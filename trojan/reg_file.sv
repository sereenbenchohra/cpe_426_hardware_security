==> flow/design.v <==
`timescale 1ns / 1ps
module reg_file(
  input [3:0] RF_ADR1, RF_ADR2, RF_WA,
  input RF_EN, CLK,
  input [11:0] RF_WD,
  input [11:0] U_ID,
  output logic [15:0] RF_RS1, RF_RS2,
  output logic [11:0] RF_UID_OUT);
  logic [15:0] register [0:15];
  initial begin
    int i;  
      for (i=0; i < 16; i++) begin
        register[i] = 0;
      end
    end
    always_ff@(posedge CLK)
      begin
          if (RF_EN == 1 && RF_WA != 0)
            if (RF_WA < 13) 
              register[RF_WA] <= RF_WD;
            else if (U_ID[11])
              register[RF_WA] <= RF_WD;
      end 
    always @ (RF_ADR1, RF_ADR2)
      begin
        if (U_ID[11] || (RF_ADR1 < 13 && RF_ADR2 < 13)) begin
          RF_RS1 <= register[RF_ADR1];
          RF_RS2 <= register[RF_ADR2]; end
        else if (RF_ADR1 > 12 && RF_ADR2 < 13) begin
          RF_RS1 <= register[0];
          RF_RS2 <= register[RF_ADR2]; end
        else if (RF_ADR2 > 12 && RF_ADR1 < 13) begin
          RF_RS1 <= register[RF_ADR1];
          RF_RS2 <= register[0]; end
        else begin
          RF_RS1 <= register[0];
          RF_RS2 <= register[0]; end
      end
    assign RF_UID_OUT = register[1];
endmodule
# ---- Tool chain data of reg_file
# What the tools print for reg_file, step after step.
# Lines are those of the file above, counted from 1.
# Operators: Yosys type, input widths -> output width; for muxes data width and select width s.
# Not given: -
dict set report setup {
  design {reg_file}
  clock {CLK}
  lib {sky130hd}
  pvt_corner {tt_025C_1v80}
}

# ---- After elaboration
# Counts by Yosys on the flattened word-level netlist (proc, flatten, opt, wreduce; memories kept). Register bits leave out memories and registers merged into their read ports (data or address); mux counts leave out enables and synchronous resets folded into registers. Print and check cells are left out. Cells with the same type and inputs are merged into one.
# Memory sizes are those after Yosys's memory passes, which may raise the word count (mostly to a power of two), join words into wider ones and drop unused or constant bits.
dict set report word_totals {
  ff_bits 0
  ram_bits 256
  mem_count 1
  inputBits 38
  output_inout_bits 44
  elab_cells 29
}
dict set report op_classes {
  n_cmp 5
  mux 16
  n_logic 1
  reduce_logical 6
}
# name words width line_no
set memory_table {}
lappend memory_table {register 16 16 9} ;# logic [15:0] register [0:15];
# op count
set ops {}
lappend ops {{$mux 16} 11}
lappend ops {{$lt 4x4->1 const B} 3}
lappend ops {{$gt 4x4->1 const B} 2}
lappend ops {{$mux 1} 5}
lappend ops {{$logic_and 1x1->1} 4}
lappend ops {{$reduce_bool 4->1} 1}
lappend ops {{$or 1x1->1} 1}
lappend ops {{$logic_or 1x1->1} 1}

# ---- Longest topological paths
# Longest topological path by Yosys (ltp), each cell counted once; first at word level (registers and memories cut), then after technology mapping (sequential cells cut; the memories' decode and read muxes count).
dict set report depth {
  depth_word 5
  ABC_AREA 0
  depth_mapped 7
  mapped_depth_nobuf 4
}

# ---- After synthesis
# Yosys stat after the flow's synthesis: flattened, memories mapped to cells. It holds for the ABC_AREA given above (unset counts as 0); a run with the other value may have another netlist.
# The area totals of this step are shown rounded.
dict set report mapped {
  cells 490
  area_mm2 0.00916
  sequential_area_mm2 0.00577
  ff_cells 192
  n_buf 45
}
# cell count type_area_um2
set types {}
lappend types {sky130_fd_sc_hd__edfxtp_1 192 5765.53}
lappend types {sky130_fd_sc_hd__mux4_2 80 1.8E+03}
lappend types {sky130_fd_sc_hd__mux2i_1 39 390.374}
lappend types {sky130_fd_sc_hd__mux4_1 4 105.101}
lappend types {sky130_fd_sc_hd__nor2_1 27 101.347}
lappend types {sky130_fd_sc_hd__a22oi_1 12 90.086}
lappend types {sky130_fd_sc_hd__buf_4 12 90.086}
lappend types {sky130_fd_sc_hd__o211ai_1 12 90.086}
lappend types {sky130_fd_sc_hd__buf_2 16 80.077}
lappend types {sky130_fd_sc_hd__a32oi_1 9 78.826}
lappend types {sky130_fd_sc_hd__buf_6 7 78.826}
lappend types {sky130_fd_sc_hd__a211oi_1 8 60.058}
lappend types {sky130_fd_sc_hd__nand2_1 15 56.304}
lappend types {sky130_fd_sc_hd__o22ai_1 9 56.304}
lappend types {sky130_fd_sc_hd__a21oi_1 9 45.043}
lappend types {sky130_fd_sc_hd__nor2b_1 6 37.536}
lappend types {sky130_fd_sc_hd__o32a_1 3 30.029}
lappend types {sky130_fd_sc_hd__o221ai_1 3 26.275}
# Other cell types: 16; their cells: 27.

# ---- Timing after synthesis
# Source: OpenSTA report_checks on the synthesized netlist (no wires, ideal clock, input and output delay 20% of the period each), path of least setup slack; recovery checks are left aside. Register names are those of the netlist, which keeps one name where synthesis merged equal registers.
dict set report synth_timing {
  kind {input-to-output}
  start {input port RF_ADR2[0]}
  end {output port RF_RS2[10]}
  period_ns 2.24
  input_delay_ns 0.448
  output_delay_ns 0.448
  t_first_pin_ns 0.448
  arrival_time_ns 1.653
  required_time_ns 1.792
  slack_ns 0.139
  delay_ns 1.205
  stages 5
  path_buffers 2
  synth_period_reached_ns 2.101
}
# "delay_ns" is the arrival time less input delay plus setup time.
# A path that ends at an output port has no setup time.
# "stages" counts driving pins, that of a launching flip-flop among them; a cell with two outputs on the path counts twice.
# "synth_period_reached_ns" is the clock period less the worst setup slack; recovery checks do not enter. This is arithmetic on one report: input and output delays are still those of the set period (20% each).
# Between the ends stands the longest chain of elaborated cells between them, by number of cells; it is not shown to be the way that was timed. Of several equally long chains one is given.
# Each line given opens the expression or statement behind the cell; cells for indexed reads and writes are added by Yosys, which also makes memories of some case tables.
dict set report synth_between {
  cell_sequence {sky130_fd_sc_hd__buf_6 > sky130_fd_sc_hd__buf_2 > sky130_fd_sc_hd__mux4_2 > sky130_fd_sc_hd__a22oi_1 > sky130_fd_sc_hd__o211ai_1}
  elab_chain_len 4
  cells_between 7
  cone_classes {1 x compare; 2 x mux; 3 x reduce/logical; 1 x memory}
}
# element line_no
set synth_lines {}
lappend synth_lines {{from (decl)} 3} ;# input [3:0] RF_ADR1, RF_ADR2, RF_WA,
lappend synth_lines {{$lt 4x4->1} 29} ;# else if (RF_ADR1 > 12 && RF_ADR2 < 13) begin
lappend synth_lines {{$logic_and 1x1->1} 29}
lappend synth_lines {{$mux 16} 29}
lappend synth_lines {{$mux 16} 26} ;# if (U_ID[11] || (RF_ADR1 < 13 && RF_ADR2 < 13)) begin
lappend synth_lines {{to (decl)} 7} ;# output logic [15:0] RF_RS1, RF_RS2,

# ---- Worst path after layout
# From the final timing report of stored run 1: the path of least setup slack in the routed layout; clock arrival at registers is part of the times.
dict set report layout_timing {
  kind {reg-to-output}
  start {memory register[4][7]}
  end {output port RF_RS1[7]}
  period_ns 2.17
  output_delay_ns 0.43
  t_first_pin_ns 0.43
  arrival_time_ns 2.04
  required_time_ns 1.74
  slack_ns -0.30
  stages 6
  path_buffers 1
}
# Between the ends stands the longest chain of elaborated cells between them, by number of cells; it is not shown to be the way that was timed. Of several equally long chains one is given.
# The chain passes a memory read, where the word-level depth is cut; so it can be longer than that depth.
dict set report layout_between {
  cell_sequence {sky130_fd_sc_hd__edfxtp_1 > sky130_fd_sc_hd__mux4_2 > sky130_fd_sc_hd__mux2i_1 > sky130_fd_sc_hd__nor2_1 > sky130_fd_sc_hd__o32a_1 > sky130_fd_sc_hd__buf_2}
  elab_chain_len 4
  cells_between 4
  lines_between 4
  cone_classes {3 x mux; 1 x memory}
}
# element line_no
set layout_lines {}
lappend layout_lines {{from (decl)} 9} ;# logic [15:0] register [0:15];
lappend layout_lines {{$mem_v2 16x16} 9}
lappend layout_lines {{$mux 16} 32} ;# else if (RF_ADR2 > 12 && RF_ADR1 < 13) begin
lappend layout_lines {{$mux 16} 29} ;# else if (RF_ADR1 > 12 && RF_ADR2 < 13) begin
lappend layout_lines {{$mux 16} 26} ;# if (U_ID[11] || (RF_ADR1 < 13 && RF_ADR2 < 13)) begin
lappend layout_lines {{to (decl)} 7} ;# output logic [15:0] RF_RS1, RF_RS2,

# Stored flow runs of reg_file (2 of them; Yosys, OpenROAD, sky130hd). They differ in their settings and are not a sequence. Constraints: input delay and output delay 20% of the set period each, output load 0.01 pF.
# By "period_less_ws_ns" is meant the clock period of the run minus its worst setup slack. This is arithmetic on one report: input and output delays are still those of the set period (20% each).
# By "worst_setup_path_time_ns" is meant the share of the clock period that the worst setup path is allowed (20% is reserved at inputs, 20% at outputs), minus its slack. Clock arrival times at its registers enter into it.
# "total_power_mw" is the tool's figure for a default switching activity; nothing was simulated.
# Measured values are rounded.
run="stored run 1" settings period_ns=2.17 CORE_UTILIZATION=52 SETUP_SLACK_MARGIN=-0.07 PLACE_DENSITY_LB_ADDON=0.13 CORE_ASPECT_RATIO=1.8 CORE_MARGIN=8 CELL_PAD_IN_SITES_DETAIL_PLACEMENT=0 GPL_TIMING_DRIVEN=1 CTS_CLUSTER_DIAMETER=285 MIN_ROUTING_LAYER="met2" CAP_MARGIN=20 SLEW_MARGIN=20
run="stored run 1" results ys_area_mm2=0.00916 design.die.area_mm2=0.0223 utilization_pct=71.4 final_setup_ws_ns=-0.299 fin_tns_ns=-4.07 total_power_mw=8.54 period_less_ws_ns=2.469 worst_setup_path_time_ns=2.04 timing.worst_path_kind="reg-to-output"
run="stored run 2" settings period_ns=2.47 CAP_MARGIN=20 CORE_MARGIN=2 CORE_UTILIZATION=40 SLEW_MARGIN=20
run="stored run 2" results ys_area_mm2=0.00916 design.die.area_mm2=0.0241 utilization_pct=52.6 final_setup_ws_ns=-0.053 fin_tns_ns=-0.203 total_power_mw=7.28 period_less_ws_ns=2.523 worst_setup_path_time_ns=1.53 timing.worst_path_kind="input-to-output"
